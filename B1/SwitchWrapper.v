==> flow/design.v <==
module Switch(  
  input         io_inAddr_0,  
  input         io_inAddr_1,  
  input  [47:0] io_inData_0,  
  input  [47:0] io_inData_1,  
  input         io_inValid_0,  
  input         io_inValid_1,  
  output        io_outAck_0,  
  output        io_outAck_1,  
  output [47:0] io_outData_0,  
  output [47:0] io_outData_1,  
  output        io_outValid_0,  
  output        io_outValid_1  
);
  wire  _T_108;  
  wire  valid_0_0;  
  wire  _T_111;  
  wire  valid_0_1;  
  wire  select_0;  
  wire [1:0] _T_117;  
  wire  valid_1_0;  
  wire  valid_1_1;  
  wire  select_1;  
  wire [1:0] _T_130;  
  wire  _T_188;  
  wire  output_0_0;  
  wire  _T_191;  
  wire  output_0_1;  
  wire [1:0] _T_193;  
  wire  output_1_0;  
  wire  output_1_1;  
  wire [1:0] _T_202;  
  assign _T_108 = io_inAddr_0 == 1'h0;  
  assign valid_0_0 = io_inValid_0 & _T_108;  
  assign _T_111 = io_inAddr_1 == 1'h0;  
  assign valid_0_1 = io_inValid_1 & _T_111;  
  assign select_0 = valid_0_0 ? 1'h0 : 1'h1;  
  assign _T_117 = {valid_0_1,valid_0_0};  
  assign valid_1_0 = io_inValid_0 & io_inAddr_0;  
  assign valid_1_1 = io_inValid_1 & io_inAddr_1;  
  assign select_1 = valid_1_0 ? 1'h0 : 1'h1;  
  assign _T_130 = {valid_1_1,valid_1_0};  
  assign _T_188 = select_0 == 1'h0;  
  assign output_0_0 = io_outValid_0 & _T_188;  
  assign _T_191 = select_1 == 1'h0;  
  assign output_0_1 = io_outValid_1 & _T_191;  
  assign _T_193 = {output_0_1,output_0_0};  
  assign output_1_0 = io_outValid_0 & select_0;  
  assign output_1_1 = io_outValid_1 & select_1;  
  assign _T_202 = {output_1_1,output_1_0};  
  assign io_outAck_0 = _T_193 != 2'h0;  
  assign io_outAck_1 = _T_202 != 2'h0;  
  assign io_outData_0 = select_0 ? io_inData_1 : io_inData_0;  
  assign io_outData_1 = select_1 ? io_inData_1 : io_inData_0;  
  assign io_outValid_0 = _T_117 != 2'h0;  
  assign io_outValid_1 = _T_130 != 2'h0;  
endmodule
module SwitchWrapper(  
  input         clock,  
  input         reset,  
  input         io_inAddr_0,  
  input         io_inAddr_1,  
  input  [47:0] io_inData_0,  
  input  [47:0] io_inData_1,  
  input         io_inValid_0,  
  input         io_inValid_1,  
  output        io_outAck_0,  
  output        io_outAck_1,  
  output [47:0] io_outData_0,  
  output [47:0] io_outData_1,  
  output        io_outValid_0,  
  output        io_outValid_1  
);
  wire  switch_io_inAddr_0;  
  wire  switch_io_inAddr_1;  
  wire [47:0] switch_io_inData_0;  
  wire [47:0] switch_io_inData_1;  
  wire  switch_io_inValid_0;  
  wire  switch_io_inValid_1;  
  wire  switch_io_outAck_0;  
  wire  switch_io_outAck_1;  
  wire [47:0] switch_io_outData_0;  
  wire [47:0] switch_io_outData_1;  
  wire  switch_io_outValid_0;  
  wire  switch_io_outValid_1;  
  reg  _T_54_0;  
  reg [31:0] _RAND_0;
  reg  _T_54_1;  
  reg [31:0] _RAND_1;
  reg [47:0] _T_73_0;  
  reg [63:0] _RAND_2;
  reg [47:0] _T_73_1;  
  reg [63:0] _RAND_3;
  reg  _T_92_0;  
  reg [31:0] _RAND_4;
  reg  _T_92_1;  
  reg [31:0] _RAND_5;
  reg  _T_111_0;  
  reg [31:0] _RAND_6;
  reg  _T_111_1;  
  reg [31:0] _RAND_7;
  reg [47:0] _T_130_0;  
  reg [63:0] _RAND_8;
  reg [47:0] _T_130_1;  
  reg [63:0] _RAND_9;
  reg  _T_149_0;  
  reg [31:0] _RAND_10;
  reg  _T_149_1;  
  reg [31:0] _RAND_11;
  Switch switch (  
    .io_inAddr_0(switch_io_inAddr_0),
    .io_inAddr_1(switch_io_inAddr_1),
    .io_inData_0(switch_io_inData_0),
    .io_inData_1(switch_io_inData_1),
    .io_inValid_0(switch_io_inValid_0),
    .io_inValid_1(switch_io_inValid_1),
    .io_outAck_0(switch_io_outAck_0),
    .io_outAck_1(switch_io_outAck_1),
    .io_outData_0(switch_io_outData_0),
    .io_outData_1(switch_io_outData_1),
    .io_outValid_0(switch_io_outValid_0),
    .io_outValid_1(switch_io_outValid_1)
  );
  assign io_outAck_0 = _T_111_0;  
  assign io_outAck_1 = _T_111_1;  
  assign io_outData_0 = _T_130_0;  
  assign io_outData_1 = _T_130_1;  
  assign io_outValid_0 = _T_149_0;  
  assign io_outValid_1 = _T_149_1;  
  assign switch_io_inAddr_0 = _T_54_0;  
  assign switch_io_inAddr_1 = _T_54_1;  
  assign switch_io_inData_0 = _T_73_0;  
  assign switch_io_inData_1 = _T_73_1;  
  assign switch_io_inValid_0 = _T_92_0;  
  assign switch_io_inValid_1 = _T_92_1;  
  always @(posedge clock) begin
    _T_54_0 <= io_inAddr_0;
    _T_54_1 <= io_inAddr_1;
    _T_73_0 <= io_inData_0;
    _T_73_1 <= io_inData_1;
    _T_92_0 <= io_inValid_0;
    _T_92_1 <= io_inValid_1;
    _T_111_0 <= switch_io_outAck_0;
    _T_111_1 <= switch_io_outAck_1;
    _T_130_0 <= switch_io_outData_0;
    _T_130_1 <= switch_io_outData_1;
    _T_149_0 <= switch_io_outValid_0;
    _T_149_1 <= switch_io_outValid_1;
  end
endmodule
# From RTL to reports: SwitchWrapper
# Tool output for the design above, in the order of the flow.
# Lines are those of the file above, counted from 1.
# Operators: Yosys type, input widths -> output width; for muxes data width and select width s.
# Cell names lack the library's common part.
# A cell with n/a has no value.
# design
design	SwitchWrapper
clock	clock
lib	sky130hd
pvt_corner	tt_025C_1v80

# Word-level counts
# Counts by Yosys on the flattened word-level netlist (proc, flatten, opt, wreduce; memories kept). Register bits leave out memories and registers merged into their read ports (data or address); mux counts leave out enables and synchronous resets folded into registers. Print and check cells are left out. Cells with the same type and inputs are merged into one.
# classes
add_sub_neg	0
n_logic	10
div_mod_pow	0
equal	0
mux	4
compare	0
multipliers	0
reduce_logical	4
shift	0
# op_table
op	count
$mux 48	2
$and 1x1->1	8
$reduce_bool 2->1	4
$not 1->1	2
$mux 1	2
# word_totals
mem_bits_ro	0
out_inout_bits	100
clocked_rd_ports_x_width	0
ram_bits	0
input_bits	102
regBits	200
latchBits	0
n_memories	0
wordCells	30

# Logic depth
# Yosys ltp: most cells in a row. Word level: on the elaborated netlist, between registers, memories and ports. Mapped: between sequential cells and ports; inverters and the memories' decode and read muxes count.
# depth
ltp_word	5
abc_area	0
depth_mapped	4
ltp_nobuf	2

# Mapped cells and area
# Source: synth_stat.txt of the flow (Yosys; design flattened, memories mapped). It holds for the ABC_AREA given above (unset counts as 0); a run with the other value may have another netlist.
# by_type
type	count	type_area_um2
dfxtp_1	200	4003.84
mux2_2	78	878.342
mux2_4	18	270.259
buf_6	3	33.782
buf_2	6	30.029
nand2_1	3	11.261
xnor2_1	1	8.758
buf_4	1	7.507
nand2b_1	1	6.256
a21oi_1	1	5.005
o21ai_0	1	5.005
clkbuf_1	1	3.754
inv_1	1	3.754
# synth_totals
area_um2	5267.6
n_buf	11
cells	315
sequential_area_um2	4003.8
ff_cells	200
# By module: a second synthesis without flattening, with its own total; a netlist apart from the flattened one above.
# unflattened
hier_cells	315
area_unflattened_um2	5267.6
# Each row is one instance without its submodules.
# by_module
mod	seq_area_um2	area_um2	cells	n_inst
SwitchWrapper	4003.8	4003.8	200	1
Switch	0.0	1263.7	115	1

# Timing after synthesis
# Path of least setup slack by OpenSTA after synthesis, without wires, with an ideal clock, recovery checks aside; 20% of the period is set as input and as output delay. Where synthesis merged equal registers, the netlist keeps one of their names.
# synth_path
path_type	register -> register
from	register _T_54_0
to	register _T_130_0[36]
required_ns	1.209
t_first_pin_ns	0.000
period_ns	1.33
path_buffers	2
arrival_ns	1.091
setup_slack_ns	0.118
setup_ns	0.121
path_stages	5
path_delay_ns	1.212
synth_period_reached_ns	1.212
# "path_delay_ns" is the arrival time less input delay plus setup time.
# "path_stages": output pins that drive a net of the path, with the launching flip-flop's if there is one; two outputs of one cell count as two.
# "synth_period_reached_ns" is the clock period less the worst setup slack; recovery checks do not enter. This is arithmetic on one report: input and output delays are still those of the set period (20% each).
# Between the ends stands the longest chain of elaborated cells between them, by number of cells; it is not shown to be the way that was timed. Of several equally long chains one is given.
# A line is the first line of the expression or statement that the cell stems from. Yosys adds cells for indexed reads and writes and turns some case tables into memories.
# synth_via
cell_sequence	dfxtp_1 > nand2b_1 > buf_6 > buf_6 > mux2_4
elab_chain_len	3
cone_cells	3
lines_between	3
classes_between	1 x mux; 2 x logic
# synth_rtl
element	line	text
from (decl)	86	reg  _T_54_0;
from (assign)	137	_T_54_0 <= io_inAddr_0;
$not 1->1	33	assign _T_108 = io_inAddr_0 == 1'h0;
$and 1x1->1	34	assign valid_0_0 = io_inValid_0 & _T_108;
$mux 48	53	assign io_outData_0 = select_0 ? io_inData_1 : io_inData_0;
to (assign)	145	_T_130_0 <= switch_io_outData_0;
to (decl)	102	reg [47:0] _T_130_0;

# Path in the finished layout
# Path of least setup slack in the final report of stored run 1 (OpenROAD, finished layout, wires in). Where an end is a register, its clock arrival counts in the times.
# layout_path
path_type	register -> register
from	register _T_54_0
to	register _T_130_0[18]
path_buffers	1
arrival_ns	1.48
t_first_pin_ns	0.41
setup_slack_ns	-0.20
setup_ns	0.11
required_ns	1.27
period_ns	0.98
path_stages	4
# Between the ends stands the longest chain of elaborated cells between them, by number of cells; it is not shown to be the way that was timed. Of several equally long chains one is given.
# layout_via
cell_sequence	dfxtp_2 > nand2b_4 > buf_12 > mux2_2
elab_chain_len	3
cone_cells	3
lines_between	3
classes_between	1 x mux; 2 x logic
# layout_rtl
element	line	text
from (decl)	86	reg  _T_54_0;
from (assign)	137	_T_54_0 <= io_inAddr_0;
$not 1->1	33	assign _T_108 = io_inAddr_0 == 1'h0;
$and 1x1->1	34	assign valid_0_0 = io_inValid_0 & _T_108;
$mux 48	53	assign io_outData_0 = select_0 ? io_inData_1 : io_inData_0;
to (assign)	145	_T_130_0 <= switch_io_outData_0;
to (decl)	102	reg [47:0] _T_130_0;

# Record of 2 stored runs of the RTL-to-layout flow on SwitchWrapper, platform sky130hd. The runs are unordered. Constraints: input delay and output delay 20% of the set period each, output load 0.01 pF.
# "clock_period_reached_ns" is the run's clock period less its worst setup slack. It is reckoned from that one timing run; input and output delays stay at 20% of the period that was set.
# "worst_setup_path_time_ns" means the part of the period allowed to the worst setup path (the constraints hold back 20% at inputs and 20% at outputs) less its slack; where the path has registers, the arrival times of their clocks count too.
# By "design_power_mw" is meant OpenSTA's value without simulated activity: inputs other than the clock are taken to toggle once in ten clock periods, and the tool carries that through the logic.
# A setting shown as . is not set for that run.
item,stored run 1,stored run 2
period_ns,0.98,2.41
CAP_MARGIN,20,20
CORE_MARGIN,2,2
CORE_UTILIZATION,40,37
SLEW_MARGIN,20,20
SETUP_SLACK_MARGIN,.,0.71
PLACE_DENSITY_LB_ADDON,.,0.24
CELL_PAD_IN_SITES_DETAIL_PLACEMENT,.,1
GPL_TIMING_DRIVEN,.,0
GPL_ROUTABILITY_DRIVEN,.,1
CTS_CLUSTER_SIZE,.,96
CTS_CLUSTER_DIAMETER,.,150
MIN_ROUTING_LAYER,.,met1
MAX_ROUTING_LAYER,.,met5
final_util_frac,0.641,0.572
final_die_area_um2,14102.8,15206.6
holdWs_ns,0.218,0.462
worst_setup_path_time_ns,1.18,1.08
timing.worst_path_kind,register -> register,register -> output
ws_setup_ns,-0.204,0.851
cell_area_final_um2,8154.1,7943.9
design_power_mw,17.665,6.957
clock_period_reached_ns,1.184,1.559
synth_area_um2,5267.6,5267.6
